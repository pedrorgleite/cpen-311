==> flow/design.v <==
module counter #(parameter N = 16,
                           M = 47801)
                (input logic clk,
                input logic reset,
                output logic out,
                output logic max_tick);
logic [N-1:0]count;
always_ff@(posedge clk, posedge reset)
begin
    if(reset) begin
        out<= 1'b0;
        max_tick = 1'b0;
        count<= 0;
    end
    else if (count == M-1)begin     
        count <= 1'b0 ;
        max_tick = 1'b1;
        out <= ~out;
        end
    else begin
        count <= count + 1;
        max_tick = 1'b0;
        out <= out;
        end
end
endmodule
module frequency_generator #(parameter freq_0 = 47801, bits_0 = 16,
                                       freq_1 = 42589, bits_1 = 16,
                                       freq_2 = 37936, bits_2 = 16, 
                                       freq_3 = 35816, bits_3 = 16,
                                       freq_4 = 31928, bits_4 = 15,
                                       freq_5 = 28409, bits_5 = 15,
                                       freq_6 = 25329, bits_6 = 15,
                                       freq_7 = 23900, bits_7 = 15) 
                                        (input logic clk,
                                        input logic [3:0]SW,
                                        output logic out);
logic out_0;
logic out_1;
logic out_2;
logic out_3;
logic out_4;
logic out_5;
logic out_6;
logic out_7;
logic [2:0]data;
counter #(.N(bits_0), .M(freq_0)) freq0(.clk(clk),
                                    .reset(SW[0]),
                                    .out(out_0));
counter #(.N(bits_1), .M(freq_1)) freq1(.clk(clk),
                                    .reset(SW[0]),
                                    .out(out_1));          
counter #(.N(bits_2), .M(freq_2)) freq2(.clk(clk),
                                    .reset(SW[0]),
                                    .out(out_2));
counter #(.N(bits_3), .M(freq_3)) freq3(.clk(clk),
                                    .reset(SW[0]),
                                    .out(out_3));
counter #(.N(bits_4), .M(freq_4)) freq4(.clk(clk),
                                    .reset(SW[0]),
                                    .out(out_4));
counter #(.N(bits_5), .M(freq_5)) freq5(.clk(clk),
                                    .reset(SW[0]),
                                    .out(out_5));
counter #(.N(bits_6), .M(freq_6)) freq6(.clk(clk),
                                    .reset(SW[0]),
                                    .out(out_6));
counter #(.N(bits_7), .M(freq_7)) freq7(.clk(clk),
                                    .reset(SW[0]),
                                    .out(out_7));
assign data[2:0] = SW[3:1];
always_comb
    case(data)
      3'b000: out = out_0;
      3'b001: out = out_1;   
      3'b010: out = out_2;
      3'b011: out = out_3;
      3'b100: out = out_4;
      3'b101: out = out_5;
      3'b110: out = out_6;
      3'b111: out = out_7;
      default out = 0;
    endcase
endmodule
== Tool chain data of frequency_generator ==
What the tools print for frequency_generator, step after step.
Line numbers count from 1 in the design file above.
Operators: Yosys type, input widths -> output width; for muxes data width and select width s.
Library cell names are shortened.
Not given: n/a
Inputs
  top module: frequency_generator
  clock input: clk
  cell library: sky130hd
  timing corner: tt_025C_1v80

== Word level ==
Yosys after proc, flatten, opt, wreduce and memory -nomap, before mapping. Enables and synchronous resets that opt folds into registers are not counted as muxes. Memory bits, and registers merged into a memory's read port (data or address), are not among the register bits. Print and check cells are not counted. Equal cells are merged and count once.
Operators by class
  bitwise gates (word level): 8
  eq/ne operators: 15
  muxes and demuxes: 9
  reductions and logical operators: 1
  add/subtract/negate cells: 8
Operators by type and width (count)
  $add 16x1->16 const B: 4
  $eq 16x16->1 const B: 4
  $mux 16: 4
  $add 15x1->15 const B: 4
  $eq 15x15->1 const B: 4
  $mux 15: 4
  $eq 3x3->1 const B: 4
  $not 1->1: 8
  $pmux 1 s8: 1
  $eq 3x2->1 const B: 2
  $eq 3x1->1 const B: 1
  $logic_not 3->1: 1
Bit counts
  output and inout port bits: 1
  cells after elaboration: 57
  bits in registers: 132
  bits of input ports: 5

== Depth ==
Longest topological path by Yosys (ltp), each cell counted once; first at word level (registers and memories cut), then after technology mapping (sequential cells cut; the memories' decode and read muxes count).
Logic depth
  depth after elaboration: 2
  ABC_AREA: 0
  mapped depth: 7
  mapped depth without buffers: 6

== After synthesis ==
Source: synth_stat.txt of the flow (Yosys; design flattened, memories mapped). It holds for the ABC_AREA given above (unset counts as 0); a run with the other value may have another netlist.
The area totals of this step are shown rounded.
Mapped netlist
  synthesis area: 6200 um2
  buffer cells: 8
  flip-flops: 132
  sequential area: 3300 um2
  mapped cells: 577
Cells by type
  dfrtp_1: count 132, total area 3.3E+03 um2
  xnor2_1: count 48, total area 420.403 um2
  xor2_1: count 46, total area 402.886 um2
  nor2_1: count 76, total area 285.274 um2
  nand3_1: count 41, total area 205.197 um2
  nand4_1: count 30, total area 187.68 um2
  ha_1: count 12, total area 150.144 um2
  and4_1: count 12, total area 105.101 um2
  nand2_1: count 27, total area 101.347 um2
  and3_1: count 13, total area 81.328 um2
  nor4_1: count 12, total area 75.072 um2
  mux2i_1: count 7, total area 70.067 um2
  nor3_1: count 14, total area 70.067 um2
  inv_1: count 18, total area 67.565 um2
  nor2b_1: count 10, total area 62.56 um2
  nor4bb_1: count 6, total area 60.058 um2
  nand4bb_1: count 5, total area 56.304 um2
  mux4_2: count 2, total area 45.043 um2
Other cell types: 28; their cells: 66.
By module: a second synthesis without flattening, with its own total; a netlist apart from the flattened one above.
Second synthesis, totals
  cell total of the unflattened synthesis: 618
  area (unflattened synthesis): 6700 um2
Rows give one instance, submodules left out.
Modules
  counter: seq. area 450 um2, cells 81, instances 1, area 880 um2
  counter: seq. area 450 um2, cells 82, instances 1, area 870 um2
  counter: seq. area 430 um2, cells 77, instances 1, area 830 um2
  counter: seq. area 450 um2, cells 81, instances 1, area 830 um2
  counter: seq. area 430 um2, cells 74, instances 1, area 820 um2
  counter: seq. area 450 um2, cells 74, instances 1, area 820 um2
  counter: seq. area 430 um2, cells 77, instances 1, area 810 um2
  counter: seq. area 430 um2, cells 69, instances 1, area 790 um2
  frequency_generator: seq. area 0.0 um2, cells 3, instances 1, area 64 um2

== Worst setup path after synthesis ==
OpenSTA on the mapped netlist: ideal clock, no wires. The path of least setup slack (recovery checks aside). Input and output delay are each 20% of the period. Register names are those of the netlist, which keeps one name where synthesis merged equal registers.
Timing after synthesis
  path type: reg-to-reg
  start point: register freq3.count[12]
  end point: register freq3.count[7]
  setup time: 0.121 ns
  arrival: 1.575 ns
  stages: 6
  path slack: 0.304 ns
  period: 2.0 ns
  delay of the path: 1.696 ns
  launch time at the first pin: 0.000 ns
  synthesis period reached: 1.696 ns
"delay of the path" = arrival - input delay + setup time.
"stages": output pins that drive a net of the path, with the launching flip-flop's if there is one; two outputs of one cell count as two.
"synthesis period reached" is the clock period less the worst setup slack; recovery checks do not enter. This is arithmetic on one report: input and output delays are still those of the set period (20% each).
The rows between start and end are the longest chain of elaborated cells between them; the timing report does not say that the signal goes this way. Where chains are equally long, one stands for them.
A line is the first line of the expression or statement that the cell stems from. Yosys adds cells for indexed reads and writes and turns some case tables into memories.
A register here has more assigning lines than the two given.
On the way, after synthesis
  cells stage by stage: dfrtp_1 > or4b_1 > nor4_2 > buf_4 > o21ai_2 > a22o_1
  cells in the longest elaborated chain: 2
RTL lines, path after synthesis
  from (decl): RTL line 7  | logic [N-1:0]count;
  from (assign): RTL line 13  | count<= 0;
  from (assign): RTL line 21  | count <= count + 1;
  $eq 16x16->1: RTL line 15  | else if (count == M-1)begin
  $mux 16: RTL line 15
  to (assign): RTL line 16  | count <= 1'b0 ;
  to (assign): RTL line 21
  to (decl): RTL line 7

== Path in the finished layout ==
From the final timing report of flow run B: the path of least setup slack in the routed layout; clock arrival at registers is part of the times.
Timing after layout
  path type: reg-to-output
  start point: register freq3.out
  end point: output port out
  period: 1.76 ns
  launch time at the first pin: 0.42 ns
  stages: 4
  path slack: -0.28 ns
  arrival: 1.69 ns
The rows between start and end are the longest chain of elaborated cells between them; the timing report does not say that the signal goes this way. Where chains are equally long, one stands for them.
A register here has more assigning lines than the two given.
On the way, after layout
  cells stage by stage: dfrtp_1 > mux4_2 > mux2_4 > buf_6
  cells in the longest elaborated chain: 1
RTL lines, path after layout
  from (decl): RTL line 5  | output logic out,
  from (assign): RTL line 18  | out <= ~out;
  from (assign): RTL line 23  | out <= out;
  $pmux 1 s8: RTL line 73  | case(data)
  to (decl): RTL line 37  | output logic out);

Ticket comment

Settings and measured results of 2 stored flow runs for module frequency_generator (sky130hd), not sorted in any way. The constraints put input and output delay at 20% of the set period each and load the outputs with 0.01 pF.
By "achieved clock period" is meant the clock period of the run minus its worst setup slack. This is arithmetic on one report: input and output delays are still those of the set period (20% each).
"worst setup path time" is the time allowed to the run's worst setup path (the clock period less input and output delay, where it has them) less its slack. Clock arrival times count: a late capture clock shortens it, a late launch clock lengthens it.
"power" is the tool's figure for a default switching activity; nothing was simulated.
Measured values are rounded.

Flow run A
==> flow/run.sh <==
#!/bin/bash
# the make line also repeats the synthesis and layout settings of config.mk as NAME=value (left out here)
make -C /OpenROAD-flow-scripts/flow DESIGN_CONFIG=/design/flow/config.mk WORK_HOME=/design/flow/orfs CLKGATE_MAP_FILE= finish
==> flow/config.mk <==
export PLATFORM = sky130hd
export DESIGN_NAME = frequency_generator
export DESIGN_NICKNAME = frequency_generator
export VERILOG_FILES = /design/flow/design.v
export SDC_FILE = /design/flow/constraint.sdc
export NUM_CORES = 4
export LEC_CHECK = 0
export CAP_MARGIN = 20
export CORE_MARGIN = 3
export CORE_UTILIZATION = 68
export GPL_TIMING_DRIVEN = 1
export MAX_ROUTING_LAYER = met5
export MIN_ROUTING_LAYER = met2
export PLACE_DENSITY_LB_ADDON = 0.23
export SETUP_SLACK_MARGIN = 0.39
export SLEW_MARGIN = 20
==> flow/constraint.sdc <==
create_clock -name core_clock -period 1.34 [get_ports {clk}]
set_input_delay 0.2680 -clock core_clock [delete_from_list [all_inputs] [get_ports {clk}]]
set_output_delay 0.2680 -clock core_clock [all_outputs]
set_load 0.01 [all_outputs]

==> results of flow run A <==
did not finish, clock tree synthesis stopped with DPL-0038

Flow run B
==> flow/run.sh <==
#!/bin/bash
# the make line also repeats the synthesis and layout settings of config.mk as NAME=value (left out here)
make -C /OpenROAD-flow-scripts/flow DESIGN_CONFIG=/design/flow/config.mk WORK_HOME=/design/flow/orfs CLKGATE_MAP_FILE= finish
==> flow/config.mk <==
export PLATFORM = sky130hd
export DESIGN_NAME = frequency_generator
export DESIGN_NICKNAME = frequency_generator
export VERILOG_FILES = /design/flow/design.v
export SDC_FILE = /design/flow/constraint.sdc
export NUM_CORES = 4
export LEC_CHECK = 0
export CAP_MARGIN = 20
export CORE_MARGIN = 2
export CORE_UTILIZATION = 40
export SLEW_MARGIN = 20
==> flow/constraint.sdc <==
create_clock -name core_clock -period 1.76 [get_ports {clk}]
set_input_delay 0.3520 -clock core_clock [delete_from_list [all_inputs] [get_ports {clk}]]
set_output_delay 0.3520 -clock core_clock [all_outputs]
set_load 0.01 [all_outputs]

==> results of flow run B <==
chip area after synthesis (Yosys): 6200 um2
die area: 17000 um2
standard-cell area of the final layout: 7500 um2
utilization: 50%
worst setup slack after layout: -0.28 ns
total negative slack: -0.28 ns
power: 0.007 W
achieved clock period: 2.043 ns
worst setup path time: 1.69 ns
worst setup path kind: reg-to-output
